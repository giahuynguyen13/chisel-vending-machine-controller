==> flow/design.v <==
module VendingMachine(
  input        clock,
  input        reset,
  input  [4:0] io_price,
  input        io_coin2,
  input        io_coin5,
  input        io_buy,
  output       io_releaseCan,
  output       io_alarm,
  output [6:0] io_seg
);
  reg [3:0] stateReg;  
  reg [3:0] nextStage;  
  reg [4:0] money;  
  reg  enoughMoney;  
  reg [4:0] two;  
  reg [4:0] five;  
  reg  sub_money_flag;  
  wire  _T_2 = 4'h0 == stateReg;  
  wire  _T_5 = 4'h1 == stateReg;  
  wire [2:0] _GEN_0 = io_buy ? 3'h6 : 3'h1;  
  wire [2:0] _GEN_1 = io_coin5 ? 3'h3 : _GEN_0;  
  wire [2:0] _GEN_2 = io_coin2 ? 3'h2 : _GEN_1;  
  wire  _T_8 = 4'h2 == stateReg;  
  wire  _T_11 = 4'h3 == stateReg;  
  wire  _T_14 = 4'h4 == stateReg;  
  wire [2:0] _GEN_3 = io_coin2 ? 3'h4 : 3'h1;  
  wire  _T_17 = 4'h5 == stateReg;  
  wire [2:0] _GEN_4 = io_coin5 ? 3'h5 : 3'h1;  
  wire  _T_20 = 4'h6 == stateReg;  
  wire  _T_23 = 4'h7 == stateReg;  
  wire [3:0] _GEN_5 = enoughMoney ? 4'h9 : 4'h8;  
  wire  _T_27 = 4'h8 == stateReg;  
  wire [3:0] _GEN_6 = io_buy ? 4'h8 : 4'h1;  
  wire  _T_30 = 4'h9 == stateReg;  
  wire [3:0] _GEN_7 = 4'h9 == stateReg ? 4'h0 : nextStage;  
  wire [3:0] _GEN_8 = 4'h8 == stateReg ? _GEN_6 : _GEN_7;  
  wire [3:0] _GEN_9 = 4'h7 == stateReg ? _GEN_5 : _GEN_8;  
  wire [3:0] _GEN_10 = 4'h6 == stateReg ? 4'h7 : _GEN_9;  
  wire [3:0] _GEN_11 = 4'h5 == stateReg ? {{1'd0}, _GEN_4} : _GEN_10;  
  wire [3:0] _GEN_12 = 4'h4 == stateReg ? {{1'd0}, _GEN_3} : _GEN_11;  
  wire [3:0] _GEN_13 = 4'h3 == stateReg ? 4'h5 : _GEN_12;  
  wire [4:0] _money_T_1 = money + two;  
  wire [4:0] _money_T_3 = money + five;  
  wire  _GEN_17 = money < io_price ? 1'h0 : 1'h1;  
  wire  _T_62 = ~sub_money_flag;  
  wire [4:0] _money_T_5 = money - io_price;  
  wire [4:0] _GEN_18 = ~sub_money_flag ? _money_T_5 : money;  
  wire  _GEN_20 = ~sub_money_flag | sub_money_flag;  
  wire [4:0] _GEN_21 = _T_30 ? _GEN_18 : money;  
  wire  _GEN_23 = _T_30 ? _GEN_20 : sub_money_flag;  
  wire [4:0] _GEN_25 = _T_27 ? money : _GEN_21;  
  wire  _GEN_26 = _T_27 ? 1'h0 : _T_30 & _T_62;  
  wire  _GEN_27 = _T_27 ? sub_money_flag : _GEN_23;  
  wire  _GEN_28 = _T_23 ? 1'h0 : _T_27;  
  wire [4:0] _GEN_29 = _T_23 ? money : _GEN_25;  
  wire  _GEN_30 = _T_23 ? 1'h0 : _GEN_26;  
  wire  _GEN_31 = _T_23 ? sub_money_flag : _GEN_27;  
  wire  _GEN_32 = _T_20 ? _GEN_17 : enoughMoney;  
  wire  _GEN_33 = _T_20 ? 1'h0 : _GEN_28;  
  wire [4:0] _GEN_34 = _T_20 ? money : _GEN_29;  
  wire  _GEN_35 = _T_20 ? 1'h0 : _GEN_30;  
  wire  _GEN_36 = _T_20 ? sub_money_flag : _GEN_31;  
  wire [4:0] _GEN_37 = _T_17 ? 5'h5 : five;  
  wire  _GEN_38 = _T_17 ? enoughMoney : _GEN_32;  
  wire  _GEN_39 = _T_17 ? 1'h0 : _GEN_33;  
  wire [4:0] _GEN_40 = _T_17 ? money : _GEN_34;  
  wire  _GEN_41 = _T_17 ? 1'h0 : _GEN_35;  
  wire  _GEN_42 = _T_17 ? sub_money_flag : _GEN_36;  
  wire [4:0] _GEN_43 = _T_14 ? 5'h2 : two;  
  wire [4:0] _GEN_44 = _T_14 ? five : _GEN_37;  
  wire  _GEN_45 = _T_14 ? enoughMoney : _GEN_38;  
  wire  _GEN_46 = _T_14 ? 1'h0 : _GEN_39;  
  wire [4:0] _GEN_47 = _T_14 ? money : _GEN_40;  
  wire  _GEN_48 = _T_14 ? 1'h0 : _GEN_41;  
  wire  _GEN_49 = _T_14 ? sub_money_flag : _GEN_42;  
  wire [4:0] _GEN_50 = _T_11 ? _money_T_3 : _GEN_47;  
  wire [4:0] _GEN_51 = _T_11 ? 5'h0 : _GEN_44;  
  wire [4:0] _GEN_52 = _T_11 ? two : _GEN_43;  
  wire  _GEN_53 = _T_11 ? enoughMoney : _GEN_45;  
  wire  _GEN_54 = _T_11 ? 1'h0 : _GEN_46;  
  wire  _GEN_55 = _T_11 ? 1'h0 : _GEN_48;  
  wire  _GEN_56 = _T_11 ? sub_money_flag : _GEN_49;  
  wire  _GEN_61 = _T_8 ? 1'h0 : _GEN_54;  
  wire  _GEN_62 = _T_8 ? 1'h0 : _GEN_55;  
  wire  _GEN_64 = _T_5 ? 1'h0 : _GEN_61;  
  wire  _GEN_69 = _T_5 ? 1'h0 : _GEN_62;  
  wire [6:0] _GEN_78 = 5'h9 == money ? 7'h6f : 7'h0;  
  wire [6:0] _GEN_79 = 5'h8 == money ? 7'h7f : _GEN_78;  
  wire [6:0] _GEN_80 = 5'h7 == money ? 7'h7 : _GEN_79;  
  wire [6:0] _GEN_81 = 5'h6 == money ? 7'h7d : _GEN_80;  
  wire [6:0] _GEN_82 = 5'h5 == money ? 7'h6d : _GEN_81;  
  wire [6:0] _GEN_83 = 5'h4 == money ? 7'h66 : _GEN_82;  
  wire [6:0] _GEN_84 = 5'h3 == money ? 7'h4f : _GEN_83;  
  wire [6:0] _GEN_85 = 5'h2 == money ? 7'h5b : _GEN_84;  
  wire [6:0] _GEN_86 = 5'h1 == money ? 7'h6 : _GEN_85;  
  wire [6:0] sevSeg = 5'h0 == money ? 7'h3f : _GEN_86;  
  assign io_releaseCan = _T_2 ? 1'h0 : _GEN_69;  
  assign io_alarm = _T_2 ? 1'h0 : _GEN_64;  
  assign io_seg = ~sevSeg;  
  always @(posedge clock) begin
    if (reset) begin  
      stateReg <= 4'h0;  
    end else begin
      stateReg <= nextStage;  
    end
    if (reset) begin  
      nextStage <= 4'h0;  
    end else if (4'h0 == stateReg) begin  
      nextStage <= 4'h1;  
    end else if (4'h1 == stateReg) begin  
      nextStage <= {{1'd0}, _GEN_2};
    end else if (4'h2 == stateReg) begin  
      nextStage <= 4'h4;  
    end else begin
      nextStage <= _GEN_13;
    end
    if (reset) begin  
      money <= 5'h0;  
    end else if (!(_T_2)) begin  
      if (!(_T_5)) begin  
        if (_T_8) begin  
          money <= _money_T_1;  
        end else begin
          money <= _GEN_50;
        end
      end
    end
    if (reset) begin  
      enoughMoney <= 1'h0;  
    end else if (_T_2) begin  
      enoughMoney <= 1'h0;  
    end else if (!(_T_5)) begin  
      if (!(_T_8)) begin  
        enoughMoney <= _GEN_53;
      end
    end
    if (reset) begin  
      two <= 5'h2;  
    end else if (!(_T_2)) begin  
      if (!(_T_5)) begin  
        if (_T_8) begin  
          two <= 5'h0;  
        end else begin
          two <= _GEN_52;
        end
      end
    end
    if (reset) begin  
      five <= 5'h5;  
    end else if (!(_T_2)) begin  
      if (!(_T_5)) begin  
        if (!(_T_8)) begin  
          five <= _GEN_51;
        end
      end
    end
    if (reset) begin  
      sub_money_flag <= 1'h0;  
    end else if (_T_2) begin  
      sub_money_flag <= 1'h0;  
    end else if (!(_T_5)) begin  
      if (!(_T_8)) begin  
        sub_money_flag <= _GEN_56;
      end
    end
  end
endmodule
# Step by step through the tools: VendingMachine
# Tool output for the design above, in the order of the flow.
# Line numbers count from 1 in the design file above.
# Operators carry their Yosys type and port widths (W data, S select, Z words).
# A cell with -- has no value.
# design
top_module,VendingMachine
clk_port,clock
lib,sky130hd
corner,tt_025C_1v80

# Word level
# Yosys after proc, flatten, opt, wreduce and memory -nomap, before mapping. Memory bits, and registers merged into a memory's read port (data or address), are not among the register bits. Print and check cells are not counted. Equal cells are merged and count once.
# bits
regBits,25
in_bits,10
out_inout_bits,9
word_cells,125
# classes
n_addsub,3
n_cmp,1
n_eq,26
mux,60
bitwise,12
n_reduce_logical,14
# ops
op,count
$mux W5,15
$mux W7,10
$mux W4,7
$mux W3,8
$eq A3 B5 Y1 const A,4
$mux W1,20
$ne A3 B1 Y1 const B,6
$reduce_and A9 Y1,2
$eq A3 B4 Y1 const A,4
$not A1 Y1,10
$reduce_bool A10 Y1,1
$eq A2 B5 Y1 const A,2
$eq A4 B5 Y1 const A,2
$add A5 B5 Y5,2
$reduce_bool A9 Y1,1
$eq A2 B4 Y1 const A,2
$eq A4 B4 Y1 const A,2
$not A7 Y7,1
$reduce_and A6 Y1,1
$eq A1 B5 Y1 const A,1
$sub A5 B5 Y5,1
$lt A5 B5 Y1,1
$logic_not A5 Y1,1
$reduce_and A5 Y1,1
$reduce_or A5 Y1,1
$eq A1 B4 Y1 const A,1
$ne A2 B1 Y1 const B,2
$reduce_bool A2 Y1,2
# Other operator kinds: 5; their cells: 5.

# Depth
# Longest topological path by Yosys (ltp), each cell counted once; first at word level (registers and memories cut), then after technology mapping (sequential cells cut; the memories' decode and read muxes count).
# logic_depth
depth_word,12
ABC_AREA,1
depth_mapped,11
ltp_nobuf,11

# Netlist
# The flow's flattened synthesis, as Yosys stat reports it; memories are mapped. The netlist is that of the ABC_AREA named above (0 if unset); the other value can give another one.
# synth_totals
mapped_cells,207
mapped_area_um2,1320.0
sequential_area_um2,340.3
ff_cells,17
n_buf,1
# by_type
type,count,area_total_um2
sky130_fd_sc_hd__dfxtp_1,17,340.326
sky130_fd_sc_hd__nand2_1,46,172.666
sky130_fd_sc_hd__ha_1,10,125.12
sky130_fd_sc_hd__inv_1,32,120.115
sky130_fd_sc_hd__nor2_1,27,101.347
sky130_fd_sc_hd__a21oi_1,15,75.072
sky130_fd_sc_hd__nand3_1,12,60.058
sky130_fd_sc_hd__o21ai_0,9,45.043
sky130_fd_sc_hd__nand2_2,6,37.536
sky130_fd_sc_hd__xor2_1,3,26.275
sky130_fd_sc_hd__a211oi_1,3,22.522
sky130_fd_sc_hd__nor2_4,2,22.522
sky130_fd_sc_hd__fa_1,1,20.019
sky130_fd_sc_hd__nor3_1,3,15.014
sky130_fd_sc_hd__o21ai_1,3,15.014
sky130_fd_sc_hd__nand4_1,2,12.512
sky130_fd_sc_hd__nor2_2,2,12.512
sky130_fd_sc_hd__inv_2,3,11.261
# Not listed: further types 11, cells in them 11.

# Worst setup path after synthesis
# Source: OpenSTA report_checks on the synthesized netlist (no wires, ideal clock, input and output delay 20% of the period each), path of least setup slack; recovery checks are left aside. Register names are those of the netlist, which keeps one name where synthesis merged equal registers.
# synth_timing
kind,reg-to-output
start,reg money[1]
end,out io_seg[6]
period_ps,2170
output_delay_ps,434
launch_ps,0
t_arrival_ps,1224
required_time_ps,1736
path_slack_ps,512
delay_ps,1224
driving_pins,5
n_path_buf,0
synth_period_reached_ps,1658
# "delay_ps" = arrival - input delay + setup time.
# At an output port there is no setup time.
# "driving_pins": output pins that drive a net of the path, with the launching flip-flop's if there is one; two outputs of one cell count as two.
# "synth_period_reached_ps" is the clock period less the worst setup slack; recovery checks do not enter. This is arithmetic on one report: input and output delays are still those of the set period (20% each).
# The rows between start and end are the longest chain of elaborated cells between them; the timing report does not say that the signal goes this way. Where chains are equally long, one stands for them.
# Each line given opens the expression or statement behind the cell; cells for indexed reads and writes are added by Yosys, which also makes memories of some case tables.
# A register here has more assigning lines than the two given.
# synth_between
path_cell_list,sky130_fd_sc_hd__dfxtp_1 > sky130_fd_sc_hd__inv_1 > sky130_fd_sc_hd__nand4_1 > sky130_fd_sc_hd__o21ai_0 > sky130_fd_sc_hd__a211oi_1
elab_chain_len,12
cone_cells,21
lines_between,11
classes_between,eq/ne (9); mux (10); logic (1); reduce/logical (1)
# synth_rtl
item,line,rtl
from (decl),14,reg [4:0] money;
from (assign),123,money <= _money_T_1;
from (assign),125,money <= _GEN_50;
$eq A4 B5 Y1,88,wire [6:0] _GEN_78 = 5'h9 == money ? 7'h6f : 7'h0;
$mux W7,88,
$mux W7,89,wire [6:0] _GEN_79 = 5'h8 == money ? 7'h7f : _GEN_78;
$mux W7,90,wire [6:0] _GEN_80 = 5'h7 == money ? 7'h7 : _GEN_79;
$mux W7,91,wire [6:0] _GEN_81 = 5'h6 == money ? 7'h7d : _GEN_80;
$mux W7,92,wire [6:0] _GEN_82 = 5'h5 == money ? 7'h6d : _GEN_81;
$mux W7,93,wire [6:0] _GEN_83 = 5'h4 == money ? 7'h66 : _GEN_82;
$mux W7,94,wire [6:0] _GEN_84 = 5'h3 == money ? 7'h4f : _GEN_83;
$mux W7,95,wire [6:0] _GEN_85 = 5'h2 == money ? 7'h5b : _GEN_84;
$mux W7,96,wire [6:0] _GEN_86 = 5'h1 == money ? 7'h6 : _GEN_85;
$mux W7,97,wire [6:0] sevSeg = 5'h0 == money ? 7'h3f : _GEN_86;
$not A7 Y7,100,assign io_seg = ~sevSeg;
to (decl),10,output [6:0] io_seg

# Timing after layout
# Path of least setup slack in the final report of flow run A (OpenROAD, finished layout, wires in). Where an end is a register, its clock arrival counts in the times.
# The report prints the path's times to 10 ps; the period is as set.
# layout_timing
kind,reg-to-output
start,reg money[1]
end,out io_seg[6]
period_ps,3500
output_delay_ps,700
launch_ps,290
t_arrival_ps,2210
required_time_ps,2800
path_slack_ps,590
driving_pins,6
n_path_buf,1
# The rows between start and end are the longest chain of elaborated cells between them; the timing report does not say that the signal goes this way. Where chains are equally long, one stands for them.
# A register here has more assigning lines than the two given.
# layout_between
path_cell_list,sky130_fd_sc_hd__dfxtp_1 > sky130_fd_sc_hd__inv_1 > sky130_fd_sc_hd__nand4_1 > sky130_fd_sc_hd__o21ai_0 > sky130_fd_sc_hd__a211oi_1 > sky130_fd_sc_hd__clkdlybuf4s50_1
elab_chain_len,12
cone_cells,21
lines_between,11
classes_between,eq/ne (9); mux (10); logic (1); reduce/logical (1)
# layout_rtl
item,line,rtl
from (decl),14,reg [4:0] money;
from (assign),123,money <= _money_T_1;
from (assign),125,money <= _GEN_50;
$eq A4 B5 Y1,88,wire [6:0] _GEN_78 = 5'h9 == money ? 7'h6f : 7'h0;
$mux W7,88,
$mux W7,89,wire [6:0] _GEN_79 = 5'h8 == money ? 7'h7f : _GEN_78;
$mux W7,90,wire [6:0] _GEN_80 = 5'h7 == money ? 7'h7 : _GEN_79;
$mux W7,91,wire [6:0] _GEN_81 = 5'h6 == money ? 7'h7d : _GEN_80;
$mux W7,92,wire [6:0] _GEN_82 = 5'h5 == money ? 7'h6d : _GEN_81;
$mux W7,93,wire [6:0] _GEN_83 = 5'h4 == money ? 7'h66 : _GEN_82;
$mux W7,94,wire [6:0] _GEN_84 = 5'h3 == money ? 7'h4f : _GEN_83;
$mux W7,95,wire [6:0] _GEN_85 = 5'h2 == money ? 7'h5b : _GEN_84;
$mux W7,96,wire [6:0] _GEN_86 = 5'h1 == money ? 7'h6 : _GEN_85;
$mux W7,97,wire [6:0] sevSeg = 5'h0 == money ? 7'h3f : _GEN_86;
$not A7 Y7,100,assign io_seg = ~sevSeg;
to (decl),10,output [6:0] io_seg

# Measured data: module VendingMachine, platform sky130hd, 2 stored runs of the flow under differing settings, order arbitrary. Input and output delays are each 20% of the period that was set; the output load is 0.01 pF.
# "period_less_ws_ps": clock period set for the run, less the worst setup slack. It is reckoned from that one timing run; input and output delays stay at 20% of the period that was set.
# "worst_path_ps": the worst setup path's part of the clock period (all of it between registers, 20% less for each end at a port) less its slack. A launch clock that arrives late makes it longer, a capture clock that arrives late makes it shorter.
# "power.total_w" is the tool's figure for a default switching activity; nothing was simulated.
# "worst_path_ps" is known to 10 ps.
# A setting shown as - is not set for that run.
stored run,period_ns,CORE_UTILIZATION,SETUP_SLACK_MARGIN,CORE_ASPECT_RATIO,ABC_AREA,GPL_TIMING_DRIVEN,CTS_CLUSTER_DIAMETER,CAP_MARGIN,SLEW_MARGIN,CORE_MARGIN,PLACE_DENSITY_LB_ADDON,TNS_END_PERCENT,CTS_CLUSTER_SIZE,MIN_ROUTING_LAYER,MAX_ROUTING_LAYER,die_footprint_um2,power.total_w,ws_setup_ps,synth_area_um2,worst_path_ps,timing.worst_path_kind,period_less_ws_ps,final_cell_area_um2
flow run A,3.5,42,-0.07,0.99,1,0,73,15,10,2,-,-,-,-,-,3607.4,0.0003698,590,1320.0,2210,reg-to-output,2910,1585.3
flow run B,2.64,50,0.15,1.82,-,1,289,20,40,2,0.1,15,100,met1,met5,3304.5,0.0005535,230,1421.4,1880,reg-to-output,2410,1649.1
